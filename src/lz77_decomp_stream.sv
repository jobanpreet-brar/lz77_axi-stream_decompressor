==> flow/design.v <==
`timescale 1ns / 1ps
module lz77_decomp_core #(
    parameter int DIST_WIDTH        = 4,   
    parameter int LEN_WIDTH         = 4,   
    parameter int WINDOW_ADDR_WIDTH = 4    
) (
    input  logic                     clk,
    input  logic                     rst_n,         
    input  logic                     in_valid,
    output logic                     in_ready,
    input  logic [DIST_WIDTH-1:0]    in_distance,
    input  logic [LEN_WIDTH-1:0]     in_length,
    input  logic [7:0]               in_literal,
    output logic                     out_valid,
    output logic [7:0]               out_byte
);
    typedef enum logic [1:0]{
        S_IDLE = 2'b00,
        S_COPY = 2'b01,
        S_OUT_LIT = 2'b10
    } state_t;
    localparam int WINDOW_SIZE = (1 << WINDOW_ADDR_WIDTH);
    state_t state;
    logic [WINDOW_ADDR_WIDTH-1:0] write_ptr;
    logic [WINDOW_ADDR_WIDTH-1:0] copy_ptr;
    logic [7:0] history [0:WINDOW_SIZE-1];
    logic [DIST_WIDTH-1:0]      distance_r;
    logic [LEN_WIDTH-1:0]       length_r;
    logic [7:0]                 literal_r;
    logic [LEN_WIDTH-1:0]       remaining_len;
    assign in_ready = (state == S_IDLE);
    always_ff @(posedge clk) begin
        if (!rst_n) begin
            state        <= S_IDLE;
            out_valid    <= 1'b0;
            out_byte     <= 8'd0;
            distance_r   <= '0;
            length_r     <= '0;
            literal_r    <= 8'd0;
            copy_ptr     <= '0;
            write_ptr    <= '0;
            remaining_len<= '0;
            for (int i = 0; i < WINDOW_SIZE; i++) begin
                history[i] <= 8'd0;
            end
        end else begin
            out_valid <= 1'b0;
            unique case (state)
                S_IDLE: begin
                    if (in_ready && in_valid) begin
                        distance_r <= in_distance;
                        length_r   <= in_length;
                        literal_r  <= in_literal;
                        if (in_length == '0) begin
                            out_byte  <= in_literal;
                            out_valid <= 1'b1;
                            history[write_ptr] <= in_literal;
                            write_ptr          <= write_ptr + 1'b1;
                        end else begin
                            remaining_len <= in_length;
                            copy_ptr      <= write_ptr - in_distance;
                            state         <= S_COPY;
                        end
                    end
                end
                S_COPY: begin
                    out_byte  <= history[copy_ptr];
                    out_valid <= 1'b1;
                    history[write_ptr] <= history[copy_ptr];
                    write_ptr <= write_ptr + 1'b1;
                    copy_ptr  <= copy_ptr  + 1'b1;
                    remaining_len <= remaining_len - 1'b1;
                    if (remaining_len == {{(LEN_WIDTH-1){1'b0}}, 1'b1}) begin
                        state <= S_OUT_LIT;
                    end
                end
                S_OUT_LIT: begin
                    out_byte  <= literal_r;
                    out_valid <= 1'b1;
                    history[write_ptr] <= literal_r;
                    write_ptr          <= write_ptr + 1'b1;
                    state <= S_IDLE;
                end
                default: begin
                    state <= S_IDLE;
                end
            endcase
        end
    end
endmodule
`timescale 1ns/1ps
module lz77_decomp_stream #(
    parameter int DIST_WIDTH        = 4,
    parameter int LEN_WIDTH         = 4,
    parameter int WINDOW_ADDR_WIDTH = 4,
    parameter int TOKEN_W           = DIST_WIDTH + LEN_WIDTH + 8
)(
    input  logic                clk,
    input  logic                rst_n,
    input  logic [TOKEN_W-1:0]   s_axis_tdata,
    input  logic                s_axis_tvalid,
    output logic                s_axis_tready,
    input  logic                s_axis_tlast,
    output logic [7:0]          m_axis_tdata,
    output logic                m_axis_tvalid,
    input  logic                m_axis_tready,
    output logic                m_axis_tlast
);
    logic [DIST_WIDTH-1:0] tok_dist;
    logic [LEN_WIDTH-1:0]  tok_len;
    logic [7:0]            tok_lit;
    always_comb begin
        tok_lit  = s_axis_tdata[7:0];
        tok_len  = s_axis_tdata[8 +: LEN_WIDTH];
        tok_dist = s_axis_tdata[8 + LEN_WIDTH +: DIST_WIDTH];
    end
    logic core_in_ready;
    logic core_in_valid;
    logic core_out_valid;
    logic [7:0] core_out_byte;
    localparam int FIFO_DEPTH = (1 << LEN_WIDTH);
    localparam int PTR_W      = LEN_WIDTH;  
    logic [7:0] fifo_data [0:FIFO_DEPTH-1];
    logic       fifo_last [0:FIFO_DEPTH-1];
    logic [PTR_W-1:0] wr_ptr, rd_ptr;
    logic [PTR_W:0]   count;
    logic fifo_full, fifo_empty;
    assign fifo_full  = (count == FIFO_DEPTH);
    assign fifo_empty = (count == 0);
    assign m_axis_tvalid = !fifo_empty;
    assign m_axis_tdata  = fifo_empty ? 8'h00 : fifo_data[rd_ptr];
    assign m_axis_tlast  = fifo_empty ? 1'b0  : fifo_last[rd_ptr];
    logic pop;
    assign pop = m_axis_tvalid && m_axis_tready;
    logic [LEN_WIDTH:0] token_bytes;      
    int unsigned        fifo_free_i;
    int unsigned        token_bytes_i;
    logic               can_accept;
    always_comb begin
        fifo_free_i = FIFO_DEPTH - count;
        if (!s_axis_tvalid) begin
            token_bytes_i = 1;
        end else begin
            token_bytes_i = (tok_len == '0) ? 1 : (int'(tok_len) + 1);
        end
        can_accept = (fifo_free_i >= token_bytes_i);
    end
    assign s_axis_tready = core_in_ready && can_accept;
    logic token_fire;
    assign token_fire   = s_axis_tvalid && s_axis_tready;
    assign core_in_valid = token_fire;
    lz77_decomp_core #(
        .DIST_WIDTH(DIST_WIDTH),
        .LEN_WIDTH(LEN_WIDTH),
        .WINDOW_ADDR_WIDTH(WINDOW_ADDR_WIDTH)
    ) u_core (
        .clk        (clk),
        .rst_n       (rst_n),
        .in_valid    (core_in_valid),
        .in_ready    (core_in_ready),
        .in_distance (tok_dist),
        .in_length   (tok_len),
        .in_literal  (tok_lit),
        .out_valid   (core_out_valid),
        .out_byte    (core_out_byte)
    );
    logic                cur_token_last;
    logic [LEN_WIDTH:0]  rem_bytes;   
    always_comb begin
        if (!s_axis_tvalid) begin
            token_bytes = 1;
        end else begin
            token_bytes = (tok_len == '0) ? {{LEN_WIDTH{1'b0}},1'b1}
                                          : ({{1'b0}, tok_len} + 1);
        end
    end
    logic push;
    assign push = core_out_valid && (!fifo_full || pop);
    logic push_last;
    assign push_last = cur_token_last && (rem_bytes == 1);
    always_ff @(posedge clk or negedge rst_n) begin
        if (!rst_n) begin
            wr_ptr         <= '0;
            rd_ptr         <= '0;
            count          <= '0;
            cur_token_last <= 1'b0;
            rem_bytes      <= '0;
        end else begin
            if (token_fire) begin
                cur_token_last <= s_axis_tlast;
                rem_bytes      <= token_bytes;
            end
            unique case ({push, pop})
                2'b10: begin  
                    fifo_data[wr_ptr] <= core_out_byte;
                    fifo_last[wr_ptr] <= push_last;
                    wr_ptr            <= wr_ptr + 1'b1;
                    count             <= count + 1'b1;
                    if (rem_bytes != 0) rem_bytes <= rem_bytes - 1'b1;
                end
                2'b01: begin  
                    rd_ptr <= rd_ptr + 1'b1;
                    count  <= count - 1'b1;
                end
                2'b11: begin  
                    fifo_data[wr_ptr] <= core_out_byte;
                    fifo_last[wr_ptr] <= push_last;
                    wr_ptr            <= wr_ptr + 1'b1;
                    rd_ptr            <= rd_ptr + 1'b1;
                    if (rem_bytes != 0) rem_bytes <= rem_bytes - 1'b1;
                end
                default: ;  
            endcase
        end
    end
endmodule
## Step by step through the tools: lz77_decomp_stream

Tool output for the design above, in the order of the flow.
Line numbers count from 1 in the design file above.
Operators: Yosys type, input widths -> output width; for muxes data width and select width s.
Library cell names are shortened.
The mark -- stands for no value.

| inputs | value |
|---|---|
| top | lz77_decomp_stream |
| clock port | clk |
| library | sky130hd |
| library corner | tt_025C_1v80 |

## After elaboration

Source: Yosys, flattened and elaborated. Widths are those after wreduce. Print and check cells do not count.
Yosys's memory passes give these memory sizes; they may raise the number of words (mostly to a power of two), join words into wider ones and drop unused or constant bits.

| word-level totals | value |
|---|---|
| output and inout port bits | 11 |
| bits in registers | 194 |
| bits in latches | 0 |
| memory bits (read-only) | 0 |
| RAM bits | 128 |
| word-level cells | 272 |
| memories kept | 1 |

| cells by class | value |
|---|---|
| reduce/logical cells | 44 |
| bitwise gates (word level) | 2 |
| mux-type cells | 111 |
| equality and inequality tests | 58 |
| shifts and indexed selects | 0 |
| add/sub/neg operators | 11 |
| div/mod/pow operators | 0 |
| order comparisons | 1 |
| multipliers | 0 |

Memory list:

| name | depth | width | line | text |
|---|---|---|---|---|
| u_core.history | 16 | 8 | 26 | `logic [7:0] history [0:WINDOW_SIZE-1];` |

Operator list:

| kind | count |
|---|---|
| $mux 8 | 43 |
| $pmux 8 s16 | 1 |
| $eq 4x4->1 const B | 16 |
| $reduce_and 3->1 | 20 |
| $mux 1 | 42 |
| $ne 2x1->1 const B | 19 |
| $ge 32x32->1 | 1 |
| $eq 4x3->1 const B | 8 |
| $mux 4 | 8 |
| $mux 5 | 6 |
| $pmux 8 s3 | 1 |
| $pmux 4 s2 | 3 |
| $add 4x1->4 const B | 4 |
| $eq 4x2->1 const B | 4 |
| $pmux 1 s16 | 1 |
| $eq 4x1->1 const B | 3 |
| $logic_not 4->1 | 3 |
| $sub 5x1->5 const B | 2 |
| $pmux 5 s2 | 1 |
| $reduce_bool 2->1 | 4 |
| $logic_and 1x1->1 | 6 |
| $eq 2x2->1 const B | 3 |
| $reduce_or 2->1 | 3 |
| $sub 5x5->6 const A | 1 |
| $mux 2 | 3 |
| $add 4x1->5 const B | 1 |
| $add 5x1->5 const B | 1 |
| $eq 5x1->1 const B | 1 |

Other operator kinds: 15; their cells: 18.

## Longest topological paths

Yosys ltp: most cells in a row. Word level: on the elaborated netlist, between registers, memories and ports. Mapped: between sequential cells and ports; inverters and the memories' decode and read muxes count.

| logic depth | value |
|---|---|
| word-level depth | 12 |
| ABC_AREA | 1 |
| mapped depth | 23 |
| mapped depth without buffers | 22 |

## Synthesis result

The flow's flattened synthesis, as Yosys stat reports it; memories are mapped. The netlist is that of the ABC_AREA named above (0 if unset); the other value can give another one.

| mapped netlist | value |
|---|---|
| buffers | 55 |
| cell area after synthesis | 15140.8 µm² |
| sequential area | 9364.0 µm² |
| flip-flops | 327 |
| mapped cells | 1472 |

Cell types:

| type | count | total area (µm²) |
|---|---|---|
| edfxtp_1 | 272 | 8.17E+03 |
| nand2_1 | 288 | 1.08E+03 |
| nor2_1 | 215 | 807.024 |
| dfxtp_1 | 36 | 720.691 |
| inv_1 | 157 | 589.315 |
| dfrtp_1 | 19 | 475.456 |
| nand3_1 | 92 | 460.442 |
| ha_1 | 33 | 412.896 |
| a21oi_1 | 67 | 335.322 |
| o21ai_0 | 65 | 325.312 |
| nand3_2 | 27 | 270.259 |
| o211ai_1 | 26 | 195.187 |
| xor2_1 | 17 | 148.893 |
| buf_6 | 12 | 135.13 |
| a21oi_4 | 8 | 130.125 |
| nand4_1 | 20 | 125.12 |
| o211ai_2 | 10 | 125.12 |
| buf_2 | 22 | 110.106 |

Other cell types: 21; their cells: 86.

## Timing after synthesis

Path of least setup slack by OpenSTA after synthesis, without wires, with an ideal clock, recovery checks aside; 20% of the period is set as input and as output delay. Where synthesis merged equal registers, the netlist keeps one of their names.

| path post-synthesis | value |
|---|---|
| path type | input port to output port |
| start | in s_axis_tdata[8] |
| end | out s_axis_tready |
| path delay | 1480 ps |
| stages | 17 |
| time at the first pin | 1098 ps |
| clock period | 5490 ps |
| output delay | 1098 ps |
| setup slack | 1814 ps |
| arrival | 2578 ps |
| synthesis period reached | 3676 ps |

"path delay" is the arrival time less input delay plus setup time.
At an output port there is no setup time.
"stages": output pins that drive a net of the path, with the launching flip-flop's if there is one; two outputs of one cell count as two.
"synthesis period reached" = period - worst setup slack (recovery checks aside). The figure is calculated, with input and output delays left at 20% of the set period.
Between the ends stands the longest chain of elaborated cells between them, by number of cells; it is not shown to be the way that was timed. Of several equally long chains one is given.
Each line given opens the expression or statement behind the cell; cells for indexed reads and writes are added by Yosys, which also makes memories of some case tables.

| between the ends, post-synthesis | value |
|---|---|
| cell sequence | inv_1 ha_1 nand3_1 inv_1 nor2_1 nand2_1 ha_1 inv_1 nand2_1 nand2_1 nand2_1 nand2_1 nand2_1 nand2_1 nand2_1 nand2_1 inv_1 |
| length of the longest elaborated chain | 5 |

Ends and longest elaborated chain, post-synthesis:

| element | line | text |
|---|---|---|
| start: declaration | 100 | `input  logic [TOKEN_W-1:0]   s_axis_tdata,` |
| $add 4x1->5 | 144 | `token_bytes_i = (tok_len == '0) ? 1 : (int'(tok_len) + 1);` |
| $mux 5 | 144 |  |
| $mux 5 | 141 | `if (!s_axis_tvalid) begin` |
| $ge 32x32->1 | 146 | `can_accept = (fifo_free_i >= token_bytes_i);` |
| $logic_and 1x1->1 | 148 | `assign s_axis_tready = core_in_ready && can_accept;` |
| end: declaration | 102 | `output logic                s_axis_tready,` |

## Path in the finished layout

From the final timing report of flow run A: the path of least setup slack in the routed layout; clock arrival at registers is part of the times.
The report prints the path's times to 10 ps; the period is as set.

| path after layout | value |
|---|---|
| path type | input port to output port |
| start | in s_axis_tdata[8] |
| end | out s_axis_tready |
| clock period | 7000 ps |
| stages | 19 |
| time at the first pin | 1400 ps |
| output delay | 1400 ps |
| setup slack | 1330 ps |
| arrival | 4270 ps |

Between the ends stands the longest chain of elaborated cells between them, by number of cells; it is not shown to be the way that was timed. Of several equally long chains one is given.

| between the ends, after layout | value |
|---|---|
| cell sequence | clkdlybuf4s50_1 inv_1 ha_1 nand3_1 inv_1 nor2_1 nand2_1 ha_1 inv_1 nand2_1 nand2_1 nand2_1 nand2_1 nand2_1 nand2_1 nand2_1 nand2_1 inv_1 clkdlybuf4s50_1 |
| length of the longest elaborated chain | 5 |

Ends and longest elaborated chain, after layout:

| element | line | text |
|---|---|---|
| start: declaration | 100 | `input  logic [TOKEN_W-1:0]   s_axis_tdata,` |
| $add 4x1->5 | 144 | `token_bytes_i = (tok_len == '0) ? 1 : (int'(tok_len) + 1);` |
| $mux 5 | 144 |  |
| $mux 5 | 141 | `if (!s_axis_tvalid) begin` |
| $ge 32x32->1 | 146 | `can_accept = (fifo_free_i >= token_bytes_i);` |
| $logic_and 1x1->1 | 148 | `assign s_axis_tready = core_in_ready && can_accept;` |
| end: declaration | 102 | `output logic                s_axis_tready,` |

Module lz77_decomp_stream, platform sky130hd: 2 stored runs of the flow (Yosys, OpenROAD) with differing settings, in no particular order. Input and output delays are each 20% of the period that was set; the output load is 0.01 pF.
"achieved clock period" = clock period - worst setup slack. The figure is calculated, with input and output delays left at 20% of the set period.
"worst path time" = time allowed to the worst setup path (clock period - input delay - output delay, where it has them) - its slack; a late launch clock adds to it, a late capture clock takes from it.
"total power after layout": no workload was simulated; the value follows from the tool's default switching activity.
"worst path time" is known to 10 ps.
A setting shown as n/a is not set for that run.
A result given as n/a is not shown for that run.

| run | period_ns | CORE_UTILIZATION | SETUP_SLACK_MARGIN | CORE_MARGIN | CELL_PAD_IN_SITES_DETAIL_PLACEMENT | TNS_END_PERCENT | ABC_AREA | CTS_CLUSTER_SIZE | SLEW_MARGIN | MAX_ROUTING_LAYER | CAP_MARGIN | PLACE_DENSITY_LB_ADDON | CORE_ASPECT_RATIO | CELL_PAD_IN_SITES_GLOBAL_PLACEMENT | GPL_ROUTABILITY_DRIVEN | CTS_CLUSTER_DIAMETER | MIN_ROUTING_LAYER | chip area after synthesis (Yosys) (µm²) | utilization in the final report (%) | standard-cell area of the final layout (µm²) | achieved clock period (ps) | worst path time (ps) | critical path kind | overall die area (µm²) | setup slack of the worst path (ps) | total negative setup slack (ps) | total power after layout (mW) | worst hold slack (ps) |
|---|---|---|---|---|---|---|---|---|---|---|---|---|---|---|---|---|---|---|---|---|---|---|---|---|---|---|---|---|
| flow run A | 7.0 | 69 | 0.77 | 8 | 0 | 85 | 1 | 28 | 35 | met5 | 20 | n/a | n/a | n/a | n/a | n/a | n/a | 15140.8 | 76.6 | 16620.9 | 5670 | 2870 | input port to output port | 26938.7 | 1330 | 0 | 6.364 | 475 |
| flow run B | 2.76 | 70 | n/a | 4 | 1 | 5 | n/a | n/a | 10 | n/a | 20 | 0.1 | 0.53 | 2 | 1 | 43 | met2 | n/a | n/a | n/a | n/a | n/a | n/a | n/a | n/a | n/a | n/a | n/a |

Flow run B: did not finish, placement stopped with FLW-0024
